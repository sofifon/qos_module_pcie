==> flow/design.v <==
module FSM(CLK, reset, set_init, empty, full, pause_fifos, continue_fifos, init, idle, pause_stb, continue_stb, error_full);
input CLK, reset, set_init;
input [3:0] pause_fifos, continue_fifos, empty, full;
output reg init, idle;
output reg [3:0] continue_stb, pause_stb, error_full;
reg [3:0] pause_signal, continue_signal;
reg [7:0] state, next_state;
parameter [7:0] Reset = 8'd0,
				Init  = 8'd2,
				IDLE  = 8'd4,
				Active = 8'd8,
				Pause = 8'd16,
				Continue = 8'd32,
				Pause_Continue = 8'd64,
				Error = 8'd128;
always @(*)
	begin
		case (state)
			Reset:  begin
					if(!reset)
						begin
							next_state = Reset;
						end
					else 
						begin
							next_state = Init;
						end
					end
			Init:   begin
					if(set_init)
						begin
							next_state = Init;
						end
					else
						begin
							next_state = IDLE;
						end
					end
			IDLE:	begin
					if(&(empty))
						begin
							next_state = IDLE;
						end
					else
						begin
							next_state = Active;
						end
					end
			Active: 
				begin
				if(|pause_fifos && |continue_fifos && pause_fifos!=pause_signal && continue_fifos!=continue_signal)
					begin
						next_state = Pause_Continue;
					end
				else if(|continue_fifos && continue_fifos!=continue_signal)
					begin
						next_state = Continue;
					end
				else if(|pause_fifos && pause_fifos!=pause_signal)
					begin
						next_state = Pause;
					end
				else if(|(full))
					begin
						next_state = Error;
					end	
				else 
					begin
						next_state = Active;
					end
				end
			Pause:
				begin
				if(|pause_fifos && pause_fifos!=pause_signal)
					begin
						next_state = Pause;
					end
				else if(|continue_fifos && continue_fifos!=continue_signal)
					begin
						next_state = Continue;
					end
				else if(|pause_fifos && |continue_fifos && pause_fifos!=pause_signal && continue_fifos!=continue_signal)
					begin
						next_state = Pause_Continue;
					end
				else if(|(full))
					begin
						next_state = Error;
					end
				else 
					begin
						next_state = Active;
					end
				end
			Continue:
				begin
				if(|pause_fifos && pause_fifos!=pause_signal)
					begin
						next_state = Pause;
					end
				else if(|continue_fifos && continue_fifos!=continue_signal)
					begin
						next_state = Continue;
					end
				else if(|pause_fifos && |continue_fifos && pause_fifos!=pause_signal && continue_fifos!=continue_signal)
					begin
						next_state = Pause_Continue;
					end
				else if(|(full))
					begin
						next_state = Error;
					end
				else 
					begin
						next_state = Active;
					end
				end
			Pause_Continue:
				begin
				if(|pause_fifos && pause_fifos!=pause_signal)
					begin
						next_state = Pause;
					end
				else if(|continue_fifos && continue_fifos!=continue_signal)
					begin
						next_state = Continue;
					end
				else if(|pause_fifos && |continue_fifos && pause_fifos!=pause_signal && continue_fifos!=continue_signal)
					begin
						next_state = Pause_Continue;
					end
				else if(|(full))
					begin
						next_state = Error;
					end
				else 
					begin
						next_state = Active;
					end
				end
			Error:  begin
					if(!reset)
						begin
							next_state = Reset;
						end
					else
						begin
							next_state = Error;
						end
					end
			default: 
					begin 
						next_state = Init;
					end
		endcase	
	end
always @(posedge CLK)
	begin
		if(!reset)
			begin
				state <= 8'd0;
			end
		else 
			begin
				state <= next_state;
			end
	end
always @(posedge CLK)
	begin
	if(!reset)
		begin
			init <= 0;
			idle <= 0;
			error_full <= 4'd0;
			continue_stb <= 4'd0;
			pause_stb <= 4'd0;
			pause_signal<=4'd0;
			continue_signal<=4'd0;
		end
	else
		begin
		init <= 0;
		idle <= 0;
		error_full <= 4'd0;
		continue_stb <= 4'd0;
		pause_stb <= 4'd0;
		pause_signal <= pause_fifos;
		continue_signal <= continue_fifos;	
			case(next_state)
			Init:
				begin
					idle <= 0;
					error_full <= 4'd0;
					continue_stb <= 4'd0;
					pause_stb <= 4'd0;
					pause_signal <= pause_fifos;
					continue_signal <= continue_fifos;
					if (set_init)
						begin
							init <= 1;
						end
					else
						begin
							init <= 0;
						end
				end
			IDLE:
				begin
					error_full <= 4'd0;
					continue_stb <= 4'd0;
					pause_stb <= 4'd0;
					pause_signal <= pause_fifos;
					continue_signal <= continue_fifos;	
					init <= 0;
					if(&(empty))
						begin
							idle <= 1;
						end
					else
						begin
							idle <= 0;
						end
				end
			Pause:
				begin
					init <= 0;
					idle <= 0;
					error_full <= 4'd0;
					continue_stb <= 4'd0;
					if (pause_fifos != pause_signal)
						begin
							pause_stb <= pause_fifos;
						end
					else
						begin
							pause_stb <= 4'd0;
						end
					continue_signal <= continue_fifos;
					pause_signal<= pause_fifos;
				end
			Continue:
				begin
					init <= 0;
					idle <= 0;
					error_full <= 4'd0;
					pause_stb <= 4'd0;
					if (continue_fifos != continue_signal)
						begin
							continue_stb <= continue_fifos;
						end
					else
						begin
							continue_stb <= 4'd0;
						end
					continue_signal <= continue_fifos;
					pause_signal<= pause_fifos;
				end
			Pause_Continue:
				begin
					init <= 0;
					idle <= 0;
					error_full <= 4'd0;
					if (continue_fifos != continue_signal && pause_fifos!= continue_signal)
						begin
							pause_stb <= pause_fifos;
							continue_stb <= continue_fifos;
						end
					else
						begin
							pause_stb <= 4'd0;
							continue_stb <= 4'd0;
						end
					continue_signal <= continue_fifos;
					pause_signal<= pause_fifos;
				end
			Error:  
				begin
					init <= 0;
					idle <= 0;
					continue_stb <= 4'd0;
					pause_stb <= 4'd0;
					pause_signal <= pause_fifos;
					continue_signal <= continue_fifos;
					if(|(full))
						begin
							error_full <= full;
						end 
					else
						begin
							error_full <= 4'd0;
						end
				end
			default: 
				begin
					init <= 0;
					idle <= 0;
					error_full <= 4'd0;
					continue_stb <= 4'd0;
					pause_stb <= 4'd0;
					pause_signal <= pause_fifos;
					continue_signal <= continue_fifos;			
				end
			endcase
		end
	end
endmodule 
# Tool chain data of FSM
# Tool output for the design above, in the order of the flow.
# Lines are those of the file above, counted from 1.
# Operators carry their Yosys type and port widths (W data, S select, Z words).
# Cell names lack the library's common part.
# Not given: --
# setup
design	FSM
clk_port	CLK
cell_library	sky130hd
corner	tt_025C_1v80

# Word-level counts
# Source: Yosys, flattened and elaborated, memories not mapped. Widths are those after wreduce. Registers that Yosys merges into a memory's read port (data or address) are not register bits. Print and check cells do not count. Equal cells are merged and count once.
# bits
output_inout_bits	14
inputBits	19
register_bits	30
# op_classes
reduce_logical	15
equal	16
mux	20
# ops
operator	n
$mux W8	8
$pmux W8 S6	1
$mux W4	5
$eq A8 B2 Y1 const B	2
$eq A8 B3 Y1 const B	2
$eq A8 B5 Y1 const B	2
$eq A8 B6 Y1 const B	2
$eq A8 B7 Y1 const B	2
$eq A8 B8 Y1 const B	2
$pmux W4 S2	2
$ne A4 B4 Y1	3
$reduce_or A4 Y1	3
$eq A8 B4 Y1 const B	1
$logic_not A8 Y1	1
$logic_and A1 B1 Y1	6
$reduce_and A2 Y1	2
$reduce_and A4 Y1	1
$reduce_and A3 Y1	1
$reduce_or A3 Y1	1
$mux W3	1
$mux W2	1
$mux W1	2

# Depth
# Yosys ltp: most cells in a row. Word level: on the elaborated netlist, between registers, memories and ports. Mapped: between sequential cells and ports; inverters and the memories' decode and read muxes count.
# logic_depth
ltp_word	10
ABC_AREA	0
ltp_mapped	4
depth_no_buf	4

# Synthesis result
# Source: synth_stat.txt of the flow (Yosys; design flattened, memories mapped). It holds for the ABC_AREA given above (unset counts as 0); a run with the other value may have another netlist.
# by_type
cell_type	n	area_total_um2
dfxtp_1	30	600.576
xnor2_1	12	105.101
and2_1	12	75.072
nor3b_1	8	60.058
nor2_1	8	30.029
a41oi_4	1	27.526
o41ai_1	3	26.275
nand4_1	4	25.024
nor4_1	4	25.024
nand2_1	6	22.522
a41oi_1	2	17.517
a21oi_1	3	15.014
inv_1	4	15.014
nand3_1	3	15.014
or4b_4	1	13.763
a41o_1	1	10.01
nor3_1	2	10.01
o21ai_0	2	10.01
# Not listed: further types 7, cells in them 8.
# mapped
yosys_area_um2	1153.6
ffs	30
seq_area_um2	600.6
buffers	2
stdcells	114

# Timing after synthesis
# Path of least setup slack by OpenSTA after synthesis, without wires, with an ideal clock, recovery checks aside; 20% of the period is set as input and as output delay. Where synthesis merged equal registers, the netlist keeps one of their names.
# synth_path
path_type	input-to-reg
start	in continue_fifos[0]
end	reg continue_stb[0]
delay_ns	1.177
arrival_ns	1.447
setup_time_ns	0.080
setup_slack_ns	0.223
tclk_ns	1.75
path_stages	4
required_ns	1.670
period_less_setup_slack_ns	1.527
# "delay_ns" = arrival - input delay + setup time.
# "path_stages" counts driving pins, that of a launching flip-flop among them; a cell with two outputs on the path counts twice.
# "period_less_setup_slack_ns" is the clock period less the worst setup slack; recovery checks do not enter. This is arithmetic on one report: input and output delays are still those of the set period (20% each).
# The rows between start and end are the longest chain of elaborated cells between them; the timing report does not say that the signal goes this way. Where chains are equally long, one stands for them.
# Each line given opens the expression or statement behind the cell; cells for indexed reads and writes are added by Yosys, which also makes memories of some case tables.
# A register here has more assigning lines than the two given.
# synth_via
path_cell_list	xnor2_1 -> a41oi_4 -> or4b_4 -> nor3b_1
elab_chain_len	10
cone_cells	18
cone_classes	eq/ne (3); mux (9); reduce/logical (6)
# synth_rtl
element	line_no	rtl
start: declaration	3	input [3:0] pause_fifos, continue_fifos, empty, full;
$reduce_or A4 Y1	128	else if(|pause_fifos && |continue_fifos && pause_fifos!=pause_signal && continue_fifos!=continue_signal)
$logic_and A1 B1 Y1 (3 in a row)	128
$mux W8	128
$mux W8	124	else if(|continue_fifos && continue_fifos!=continue_signal)
$mux W8	120	if(|pause_fifos && pause_fifos!=pause_signal)
$pmux W8 S6	18	case (state)
$eq A8 B7 Y1	189	case(next_state)
$pmux W4 S2	189
end: assignment	249	continue_stb <= continue_fifos;
end: assignment	266	continue_stb <= continue_fifos;
end: declaration	5	output reg [3:0] continue_stb, pause_stb, error_full;

# Path in the finished layout
# From the final timing report of run 1: the path of least setup slack in the routed layout; clock arrival at registers is part of the times.
# layout_path
path_type	reg-to-reg
start	reg continue_signal[3]
end	reg continue_stb[1]
setup_time_ns	0.07
tclk_ns	0.991
required_ns	1.25
path_stages	5
setup_slack_ns	-0.55
arrival_ns	1.80
# The rows between start and end are the longest chain of elaborated cells between them; the timing report does not say that the signal goes this way. Where chains are equally long, one stands for them.
# A register here has more assigning lines than the two given.
# layout_via
path_cell_list	dfxtp_2 -> xnor2_2 -> a41oi_4 -> or4b_4 -> nor3b_2
elab_chain_len	8
cone_cells	16
cone_classes	eq/ne (4); mux (9); reduce/logical (3)
# layout_rtl
element	line_no	rtl
start: declaration	6	reg [3:0] pause_signal, continue_signal;
start: assignment	188	continue_signal <= continue_fifos;
start: assignment	197	continue_signal <= continue_fifos;
$ne A4 B4 Y1	128	else if(|pause_fifos && |continue_fifos && pause_fifos!=pause_signal && continue_fifos!=continue_signal)
$logic_and A1 B1 Y1	128
$mux W8	128
$mux W8	124	else if(|continue_fifos && continue_fifos!=continue_signal)
$mux W8	120	if(|pause_fifos && pause_fifos!=pause_signal)
$pmux W8 S6	18	case (state)
$eq A8 B7 Y1	189	case(next_state)
$pmux W4 S2	189
end: assignment	249	continue_stb <= continue_fifos;
end: assignment	266	continue_stb <= continue_fifos;
end: declaration	5	output reg [3:0] continue_stb, pause_stb, error_full;

# 2 stored runs of FSM in the flow (synthesis by Yosys, layout by OpenROAD, sky130hd cells), in arbitrary order. Constraints: input delay and output delay 20% of the set period each, output load 0.01 pF.
# "achievedPeriod_ns" is the run's clock period less its worst setup slack. It is reckoned from that one timing run; input and output delays stay at 20% of the period that was set.
# "worst_setup_path_time_ns" = time allowed to the worst setup path (clock period - input delay - output delay, where it has them) - its slack; a late launch clock adds to it, a late capture clock takes from it.
# "totalPower_mw" rests on the timing tool's default activity at the inputs, not on a simulated workload.
# A setting shown as -- is not set for that run.
# A result given as -- is not shown for that run.
stored run	period_ns	CAP_MARGIN	CORE_MARGIN	CORE_UTILIZATION	SLEW_MARGIN	PLACE_DENSITY_LB_ADDON	CELL_PAD_IN_SITES_GLOBAL_PLACEMENT	TNS_END_PERCENT	ABC_AREA	GPL_ROUTABILITY_DRIVEN	CTS_CLUSTER_DIAMETER	MIN_ROUTING_LAYER	achievedPeriod_ns	total_die_area_um2	worst_hold_slack_ns	stdcell_area_um2	worst_setup_path_time_ns	worst_setup_path_type	yosys.chip_area_um2	fin_util_frac	timing.setup.ws_ns	setup_tns_ns	totalPower_mw
run 1	0.991	20	2	40	20	--	--	--	--	--	--	--	1.537	3329.9	0.323	2228.4	1.54	reg-to-reg	1153.6	0.808	-0.546	-7.538	2.469
run 2	2.09	5	9	61	10	0.13	3	100	1	0	398	met2	--	--	--	--	--	--	--	--	--	--	--
# Run 2: stopped before the end: placement reported FLW-0024
